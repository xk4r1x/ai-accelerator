==> flow/design.v <==
module processing_element #(
        parameter DATA_WIDTH = 8,
        parameter ACC_WIDTH = 32
)(
        input logic clk,
        input logic rst_n,
        input logic [DATA_WIDTH-1:0] data_in,
        input logic [DATA_WIDTH-1:0] weight_in,
        input logic [ACC_WIDTH-1:0] partial_sum_in,
        input logic valid_in,
        input logic accumulate_en,
        input logic clear_acc,
        input logic use_partial_sum,
        output logic [DATA_WIDTH-1:0] data_out,
        output logic [DATA_WIDTH-1:0] weight_out,
        output logic [ACC_WIDTH-1:0] partial_sum_out,
        output logic valid_out
);
        logic [ACC_WIDTH-1:0] accumulator;
        logic [DATA_WIDTH-1:0] data_reg;
        logic [DATA_WIDTH-1:0] weight_reg;
        logic [2*DATA_WIDTH-1:0] product;
        logic [ACC_WIDTH-1:0] sum;
        logic valid_reg;
        always_ff @(posedge clk or negedge rst_n) begin
                if (!rst_n) begin
                        product <= '0;
                        data_reg <= '0;
                        weight_reg <= '0;
                        valid_reg <= '0;
                end else begin
                        if (valid_in) begin
                                product <= data_in * weight_in;
                                data_reg <= data_in;
                                weight_reg <= weight_in;
                        end
                        valid_reg <= valid_in;
                end
        end
        always_ff @(posedge clk or negedge rst_n) begin
                if (!rst_n) begin
                        accumulator <= '0;
                end else if (clear_acc) begin
                        accumulator <= '0;
                end else if (valid_reg) begin
                        if (accumulate_en) begin
                                accumulator <= accumulator + ACC_WIDTH'(product);
                        end else begin
                                accumulator <= ACC_WIDTH'(product);
                        end
                end
        end
        always_comb begin
                if (use_partial_sum) begin
                        sum = partial_sum_in + accumulator;
                end else begin
                        sum = accumulator;
                end
        end
        always_ff @(posedge clk or negedge rst_n) begin
                if (!rst_n) begin
                        partial_sum_out <= '0;
                        data_out <= '0;
                        weight_out <= '0;
                        valid_out <= '0;
                end else begin
                        partial_sum_out <= sum;
                        data_out <= data_reg;
                        weight_out <= weight_reg;
                        valid_out <= valid_reg;
                end
        end
endmodule
Reports on processing_element --
What the tools print for processing_element, step after step. Lines are those of the file above, counted from 1. Library cell names are shortened. Not given: -
Inputs: top processing_element, clock port clk, library sky130hd, library corner tt_025C_1v80

Elaborated design --
Counts by Yosys on the flattened word-level netlist (proc, flatten, opt, wreduce; memories kept). Register bits leave out memories and registers merged into their read ports (data or address). Print and check cells are left out. Cells with the same type and inputs are merged into one.
Cells by class: add/sub/neg operators 2, multiply operators 1, mux-type cells 4, reductions and logical operators 1
Operator list (number):
- multiplier 8 x 8 -> 16 bit | 1
- 2-to-1 mux 32 bit | 4
- adder 32 x 16 -> 32 bit | 1
- adder 32 bit | 1
- nonzero test 2 bit | 1
Storage and ports: bits in registers 114, bits of input ports 54, word-level cells 17

Depth --
Longest topological path by Yosys (ltp), each cell counted once; first at word level (registers and memories cut), then after technology mapping (sequential cells cut; the memories' decode and read muxes count).
Logic depth: depth after elaboration 4, ABC_AREA 0, mapped depth 18

Synthesis result --
The flow's flattened synthesis, as Yosys stat reports it; memories are mapped. The netlist is that of the ABC_AREA named above (0 if unset); the other value can give another one.
Synthesis totals: cell count 889, cell area after synthesis 8812.2 sq um, flip-flop cells 114
Cell types:
- dfrtp_1 | number 114, area in all 2.85E+03 sq um
- ha_1 | number 83, area in all 1.04E+03 sq um
- fa_1 | number 38, area in all 760.73 sq um
- mux2_2 | number 51, area in all 574.301 sq um
- and2_1 | number 52, area in all 325.312 sq um
- xnor2_1 | number 33, area in all 289.027 sq um
- a21oi_1 | number 55, area in all 275.264 sq um
- inv_1 | number 69, area in all 258.998 sq um
- nand2_1 | number 53, area in all 198.941 sq um
- nor2_1 | number 47, area in all 176.419 sq um
- o21ai_0 | number 35, area in all 175.168 sq um
- a211oi_1 | number 16, area in all 120.115 sq um
- xor2_1 | number 13, area in all 113.859 sq um
- a21o_1 | number 15, area in all 112.608 sq um
- mux2i_1 | number 11, area in all 110.106 sq um
- nand3_1 | number 18, area in all 90.086 sq um
- o211ai_1 | number 12, area in all 90.086 sq um
- nor3_1 | number 13, area in all 65.062 sq um
Other cell types: 57; their cells: 161.

Timing after synthesis --
Source: OpenSTA report_checks on the synthesized netlist (no wires, ideal clock, input and output delay 20% of the period each), path of least setup slack; recovery checks are left aside. Register names are those of the netlist, which keeps one name where synthesis merged equal registers.
Path post-synthesis: path kind input-to-reg, start point in data_in[1], end point reg (name not given), clock period 11.3 ns, input delay 2.260 ns, time at the first pin 2.260 ns, arrival 5.993 ns, data required time 11.175 ns, slack 5.183 ns, path delay 3.858 ns, stages 16, path buffers 0, synthesis period reached 6.117 ns
"path delay" is the arrival time less input delay plus setup time. "stages": output pins that drive a net of the path, with the launching flip-flop's if there is one; two outputs of one cell count as two. "synthesis period reached" = period - worst setup slack (recovery checks aside). The figure is calculated, with input and output delays left at 20% of the set period. Between the ends stands the longest chain of elaborated cells between them, by number of cells; it is not shown to be the way that was timed. Of several equally long chains one is given. Each line given opens the expression or statement behind the cell; cells for indexed reads and writes are added by Yosys, which also makes memories of some case tables.
Between the ends, post-synthesis: cell sequence and2_1 fa_1 fa_1 inv_1 fa_1 fa_1 inv_1 ha_1 o21ai_0 a21boi_0 o21ai_0 a21oi_1 a41oi_1 nor2b_1 xnor2_1 mux2_2, length of the longest elaborated chain 1, elaborated cells on any way between the ends 1, source lines of those cells 1, those cells by class mul (1)
Ends and longest elaborated chain, post-synthesis:
- start: declaration | line 7 | input logic [DATA_WIDTH-1:0] data_in,
- multiplier 8 x 8 -> 16 bit | line 33
- end: assignment | line 27
- end: assignment | line 33
- end: declaration | line 22

Timing after layout --
From the final timing report of entry A: the path of least setup slack in the routed layout; clock arrival at registers is part of the times.
Path post-layout: path kind input-to-reg, start point in data_in[1], end point reg (name not given), clock period 5.83 ns, input delay 1.17 ns, time at the first pin 1.17 ns, arrival 5.11 ns, data required time 6.16 ns, slack 1.05 ns, stages 16, path buffers 2
Between the ends stands the longest chain of elaborated cells between them, by number of cells; it is not shown to be the way that was timed. Of several equally long chains one is given.
Between the ends, post-layout: cell sequence buf_6 buf_6 and2_4 fa_1 fa_1 fa_1 inv_2 fa_1 inv_2 ha_4 or2_4 o22ai_4 o21ai_4 o41ai_2 xnor2_1 mux2_4, length of the longest elaborated chain 1, elaborated cells on any way between the ends 1, source lines of those cells 1, those cells by class mul (1)
Ends and longest elaborated chain, post-layout:
- start: declaration | line 7 | input logic [DATA_WIDTH-1:0] data_in,
- multiplier 8 x 8 -> 16 bit | line 33
- end: assignment | line 27
- end: assignment | line 33
- end: declaration | line 22

==> results <==
Measured results for processing_element: 2 stored runs of the Yosys and OpenROAD flow on sky130hd. The settings differ; the order carries no meaning. The constraints put input and output delay at 20% of the set period each and load the outputs with 0.01 pF.
"time on the worst setup path": the worst setup path's part of the clock period (all of it between registers, 20% less for each end at a port) less its slack. A launch clock that arrives late makes it longer, a capture clock that arrives late makes it shorter.
"total power after layout" is the tool's figure for a default switching activity; nothing was simulated.

* Entry A | settings: period_ns 5.83; CORE_UTILIZATION 15; SETUP_SLACK_MARGIN 1.68; PLACE_DENSITY_LB_ADDON 0.1; CORE_ASPECT_RATIO 0.68; CORE_MARGIN 3; CELL_PAD_IN_SITES_GLOBAL_PLACEMENT 0; CELL_PAD_IN_SITES_DETAIL_PLACEMENT 1; GPL_ROUTABILITY_DRIVEN 1; CTS_CLUSTER_SIZE 67; MIN_ROUTING_LAYER met1; MAX_ROUTING_LAYER met5; CAP_MARGIN 20; SLEW_MARGIN 20 | results: utilization 20.8 %; time on the worst setup path 3.62 ns; critical path kind input-to-reg; netlist area reported by Yosys 8,812.2 sq um; total power after layout 4.007 mW; worst setup slack after layout 1.048 ns; total negative slack 0.000 ns; total die area 61,746.6 sq um
* Entry B | settings: period_ns 5.8; CORE_UTILIZATION 31; PLACE_DENSITY_LB_ADDON 0.3; CORE_MARGIN 2; GPL_TIMING_DRIVEN 1; GPL_ROUTABILITY_DRIVEN 1; MAX_ROUTING_LAYER met4; CAP_MARGIN 20; SLEW_MARGIN 20 | results: utilization 39.5 %; time on the worst setup path 4.27 ns; critical path kind input-to-reg; netlist area reported by Yosys 8,812.2 sq um; total power after layout 3.742 mW; worst setup slack after layout 0.366 ns; total negative slack 0.000 ns; total die area 29,790.8 sq um
